==> flow/design.v <==
`timescale 1ns / 1ps
module fmeter(
	CLK100MHz,
	FREQIN,
	TXD,
	LED1,
	LED2
);
input	CLK100MHz;
input   FREQIN;
output  TXD;
output	LED1;
output	LED2;
reg [1:0]	r_fin;
reg		r_LED1;
reg		r_LED2;
reg		r_txd;
reg	[11:0]	presc_uart;
reg	[27:0]	prescaler;
reg	[3:0]	frequency [0:7];
reg 	[100:0] bitresult;
parameter	PRESCR = 99999999;
parameter 	BAUDRATE = 1735;  
assign LED1 = r_LED1;
assign LED2 = r_txd;
assign TXD = r_txd;
always @ (posedge CLK100MHz) begin 
	if (prescaler == PRESCR) begin
		prescaler <= 0;
		bitresult[0] <= 0;
		bitresult[4:1] <= frequency[7];
		bitresult[8:5] <= 3;
		bitresult[10] <= 0;
		bitresult[14:11] <= frequency[6];
		bitresult[18:15] <= 3;
		bitresult[20] <= 0;
		bitresult[24:21] <= frequency[5];
		bitresult[28:25] <= 3;
		bitresult[30] <= 0;
		bitresult[34:31] <= frequency[4];
		bitresult[38:35] <= 3;
		bitresult[40] <= 0;
		bitresult[44:41] <= frequency[3];
		bitresult[48:45] <= 3;
		bitresult[50] <= 0;
		bitresult[54:51] <= frequency[2];
		bitresult[58:55] <= 3;
		bitresult[60] <= 0;
		bitresult[64:61] <= frequency[1];
		bitresult[68:65] <= 3;
		bitresult[70] <= 0;
		bitresult[74:71] <= frequency[0];
		bitresult[78:75] <= 3;
		bitresult[80] <= 0;
		bitresult[84:81] <= 4'b1101;
		bitresult[88:85] <= 0;
		bitresult[90] <= 0;
		bitresult[94:91] <= 4'b1010;
		bitresult[98:95] <= 0;	
		frequency[0] <= 0;
		frequency[1] <= 0;
		frequency[2] <= 0;
		frequency[3] <= 0;
		frequency[4] <= 0;
		frequency[5] <= 0;
		frequency[6] <= 0;
		frequency[7] <= 0;
		r_LED1 <= !r_LED1;		
	end else prescaler <= prescaler + 1;
	if (presc_uart == BAUDRATE) begin
		presc_uart <= 0;
		r_txd <= bitresult[0];
		bitresult <= bitresult >> 1;
		bitresult[100] <= 1;
		end else presc_uart <= presc_uart + 1;
		r_fin <= r_fin >> 1;
		r_fin[1] <= FREQIN;
		if (r_fin == 2'b10) begin
		frequency[0] <= frequency[0] + 1;
		if (frequency[0] == 9) begin
			frequency[0] <= 0;
			frequency[1] <= frequency[1] + 1;
			if (frequency[1] == 9) begin
				frequency[1] <= 0;
				frequency[2] <= frequency[2] + 1;
				if (frequency[2] == 9) begin
					frequency[2] <= 0;
					frequency[3] <= frequency[3] + 1;
					if (frequency[3] == 9) begin
						frequency[3] <= 0;
						frequency[4] <= frequency[4] + 1;
						if (frequency[4] == 9) begin
							frequency[4] <= 0;
							frequency[5] <= frequency[5] + 1;
							if (frequency[5] == 9) begin
								frequency[5] <= 0;
								frequency[6] <= frequency[6] + 1;
								if (frequency[6] == 9) begin
								frequency[6] <= 0;
								frequency[7] <= frequency[7] + 1;
								end
							end
						end
					end
				end
			end
		end
	end
end
endmodule
* From RTL to reports: fmeter
Tool output for the design above, in the order of the flow. Lines are those of the file above, counted from 1. A cell with -- has no value.
Inputs: top fmeter, clock input CLK100MHz, cell library sky130hd, corner tt_025C_1v80

* Elaborated design
Source: Yosys, flattened and elaborated. Widths are those after wreduce. Registers that Yosys merges into a memory's read port (data or address) are not register bits. Print and check cells do not count. Equal cells are merged and count once.
Cells by class: add/sub/neg operators 10, multipliers 0, div/mod/pow operators 0, order comparisons 0, eq/ne operators 10, shift-type cells 0, multiplexer cells 93, bitwise operators 0, reduce/logical cells 3
Operator list (number):
- 4-bit two-way mux | 81
- 4-bit by 1-bit adder with 4-bit output with constant B | 8
- 28-bit by 1-bit adder with 28-bit output with constant B | 1
- 28-bit by 27-bit == test with 1-bit output with constant B | 1
- 4-bit == test with constant B | 7
- 12-bit by 1-bit adder with 12-bit output with constant B | 1
- 12-bit by 11-bit == test with 1-bit output with constant B | 1
- 1-bit two-way mux | 11
- 2-bit nonzero test | 2
- 3-bit two-way mux | 1
- 2-bit == test with constant B | 1
- 1-bit logical NOT | 1
Storage and ports: register bits 175, latch bits 0, bits in writable memories 0, memory bits (read-only) 0, word width x clocked read ports 0, memories 0, bits of input ports 2, output and inout port bits 3, elaborated cells 140

* Longest topological paths
Yosys ltp: most cells in a row. Word level: on the elaborated netlist, between registers, memories and ports. Mapped: between sequential cells and ports; inverters and the memories' decode and read muxes count.
Depth: depth in word-level cells 10, ABC_AREA 0, depth in mapped cells 9, depth with buffers taken out 7

* Synthesis result
Yosys stat after the flow's synthesis: flattened, memories mapped to cells. It holds for the ABC_AREA given above (unset counts as 0); a run with the other value may have another netlist. Totals and module areas in this step are rounded.
Synthesis totals: standard cells after synthesis 643, mapped area 7190 µm², sequential area 4550 µm², mapped flip-flops 175, buffer cells 23
Cell types:
- sky130_fd_sc_hd__edfxtp_1 | number 105, total area 3.15E+03 µm²
- sky130_fd_sc_hd__dfxtp_1 | number 70, total area 1.4E+03 µm²
- sky130_fd_sc_hd__nand2_1 | number 116, total area 435.418 µm²
- sky130_fd_sc_hd__and2_1 | number 40, total area 250.24 µm²
- sky130_fd_sc_hd__nand3_1 | number 43, total area 215.206 µm²
- sky130_fd_sc_hd__xor2_1 | number 22, total area 192.685 µm²
- sky130_fd_sc_hd__o21ai_0 | number 33, total area 165.158 µm²
- sky130_fd_sc_hd__nand2b_1 | number 24, total area 150.144 µm²
- sky130_fd_sc_hd__nor2_1 | number 38, total area 142.637 µm²
- sky130_fd_sc_hd__mux2i_1 | number 10, total area 100.096 µm²
- sky130_fd_sc_hd__xnor2_1 | number 11, total area 96.342 µm²
- sky130_fd_sc_hd__nand4_1 | number 12, total area 75.072 µm²
- sky130_fd_sc_hd__ha_1 | number 5, total area 62.56 µm²
- sky130_fd_sc_hd__clkbuf_1 | number 16, total area 60.058 µm²
- sky130_fd_sc_hd__inv_1 | number 14, total area 52.55 µm²
- sky130_fd_sc_hd__nor4_1 | number 8, total area 50.048 µm²
- sky130_fd_sc_hd__nor4bb_1 | number 5, total area 50.048 µm²
- sky130_fd_sc_hd__or3_1 | number 8, total area 50.048 µm²
Other cell types: 33; their cells: 63.

* Timing after synthesis
OpenSTA on the mapped netlist: ideal clock, no wires. The path of least setup slack (recovery checks aside). Input and output delay are each 20% of the period. Register names are those of the netlist, which keeps one name where synthesis merged equal registers.
Timing post-synthesis: path kind flip-flop to flip-flop, start register prescaler[0], end register bitresult[0], period 4120 ps, setup time 451 ps, time at the first pin 0 ps, arrival 3744 ps, required time 3669 ps, slack -75 ps, path delay 4195 ps, driving pins on the path 9, synthesis period reached 4195 ps
"path delay" = arrival - input delay + setup time. "driving pins on the path": output pins that drive a net of the path, with the launching flip-flop's if there is one; two outputs of one cell count as two. "synthesis period reached" = period - worst setup slack (recovery checks aside). The figure is calculated, with input and output delays left at 20% of the set period. The rows between start and end are the longest chain of elaborated cells between them; the timing report does not say that the signal goes this way. Where chains are equally long, one stands for them. Each line given opens the expression or statement behind the cell; cells for indexed reads and writes are added by Yosys, which also makes memories of some case tables. Only ways into the end's enable, where the timed path ends, are counted here.
On the way, post-synthesis: cell sequence sky130_fd_sc_hd__dfxtp_1 > sky130_fd_sc_hd__ha_1 > sky130_fd_sc_hd__nand2_1 > sky130_fd_sc_hd__or3_1 > sky130_fd_sc_hd__buf_2 > sky130_fd_sc_hd__or3_1 > sky130_fd_sc_hd__buf_6 > sky130_fd_sc_hd__buf_2 > sky130_fd_sc_hd__nand2_1, cells in the longest elaborated chain 2, elaborated cells between the ends (all ways) 2, source lines of those cells 1
Ends and longest elaborated chain, post-synthesis:
- from (decl) | RTL line 19 | reg [27:0] prescaler;
- from (assign) | RTL line 29 | prescaler <= 0;
- from (assign) | RTL line 69 | end else prescaler <= prescaler + 1;
- 28-bit by 27-bit == test with 1-bit output | RTL line 28 | if (prescaler == PRESCR) begin
- 2-bit nonzero test
- to (assign) | RTL line 30 | bitresult[0] <= 0;
- to (assign) | RTL line 73 | bitresult <= bitresult >> 1;

* Worst path after layout
From the final timing report of stored run 1: the path of least setup slack in the routed layout; clock arrival at registers is part of the times. The path's times are printed in steps of 10 ps; the period is the one set.
Timing after layout: path kind flip-flop to flip-flop, start register prescaler[0], end register bitresult[72], period 9030 ps, setup time 370 ps, time at the first pin 420 ps, arrival 3610 ps, required time 9080 ps, slack 5470 ps, driving pins on the path 7
The rows between start and end are the longest chain of elaborated cells between them; the timing report does not say that the signal goes this way. Where chains are equally long, one stands for them. Only ways into the end's enable, where the timed path ends, are counted here.
On the way, after layout: cell sequence sky130_fd_sc_hd__dfxtp_1 > sky130_fd_sc_hd__ha_1 > sky130_fd_sc_hd__nand2_1 > sky130_fd_sc_hd__or3_1 > sky130_fd_sc_hd__or3_1 > sky130_fd_sc_hd__nand2_4 > sky130_fd_sc_hd__buf_4, cells in the longest elaborated chain 2, elaborated cells between the ends (all ways) 2, source lines of those cells 1
Ends and longest elaborated chain, after layout:
- from (decl) | RTL line 19 | reg [27:0] prescaler;
- from (assign) | RTL line 29 | prescaler <= 0;
- from (assign) | RTL line 69 | end else prescaler <= prescaler + 1;
- 28-bit by 27-bit == test with 1-bit output | RTL line 28 | if (prescaler == PRESCR) begin
- 2-bit nonzero test
- to (assign) | RTL line 52 | bitresult[74:71] <= frequency[0];
- to (assign) | RTL line 73 | bitresult <= bitresult >> 1;

Data sheet: physical implementation of fmeter

fmeter through Yosys and OpenROAD on sky130hd: 2 stored runs, unordered, with their settings and measured results. The constraints put input and output delay at 20% of the set period each and load the outputs with 0.01 pF.
Measured values are rounded.

* Stored run 1 | settings: period_ns 9.03; CORE_UTILIZATION 36; SETUP_SLACK_MARGIN 0.03; PLACE_DENSITY_LB_ADDON 0.0; CORE_ASPECT_RATIO 1.01; CORE_MARGIN 8; CELL_PAD_IN_SITES_DETAIL_PLACEMENT 0; ABC_AREA 0; CTS_CLUSTER_SIZE 88; MAX_ROUTING_LAYER met5; CAP_MARGIN 20; SLEW_MARGIN 20 | results: synthesis area 7190 µm²; die footprint 24700 µm²; standard-cell area after layout 8130 µm²; utilization after layout 41.0 %; smallest setup slack 5470 ps
* Stored run 2 | settings: period_ns 6.56; CORE_UTILIZATION 64; SETUP_SLACK_MARGIN -0.59; PLACE_DENSITY_LB_ADDON 0.03; HOLD_SLACK_MARGIN 0.07; CORE_ASPECT_RATIO 0.57; CELL_PAD_IN_SITES_GLOBAL_PLACEMENT 0; ABC_AREA 0; GPL_ROUTABILITY_DRIVEN 1; CTS_CLUSTER_SIZE 35; MAX_ROUTING_LAYER met5; CAP_MARGIN 20; CORE_MARGIN 2; SLEW_MARGIN 20 | results: synthesis area 7190 µm²; die footprint 12100 µm²; standard-cell area after layout 7950 µm²; utilization after layout 72.0 %; smallest setup slack 3730 ps
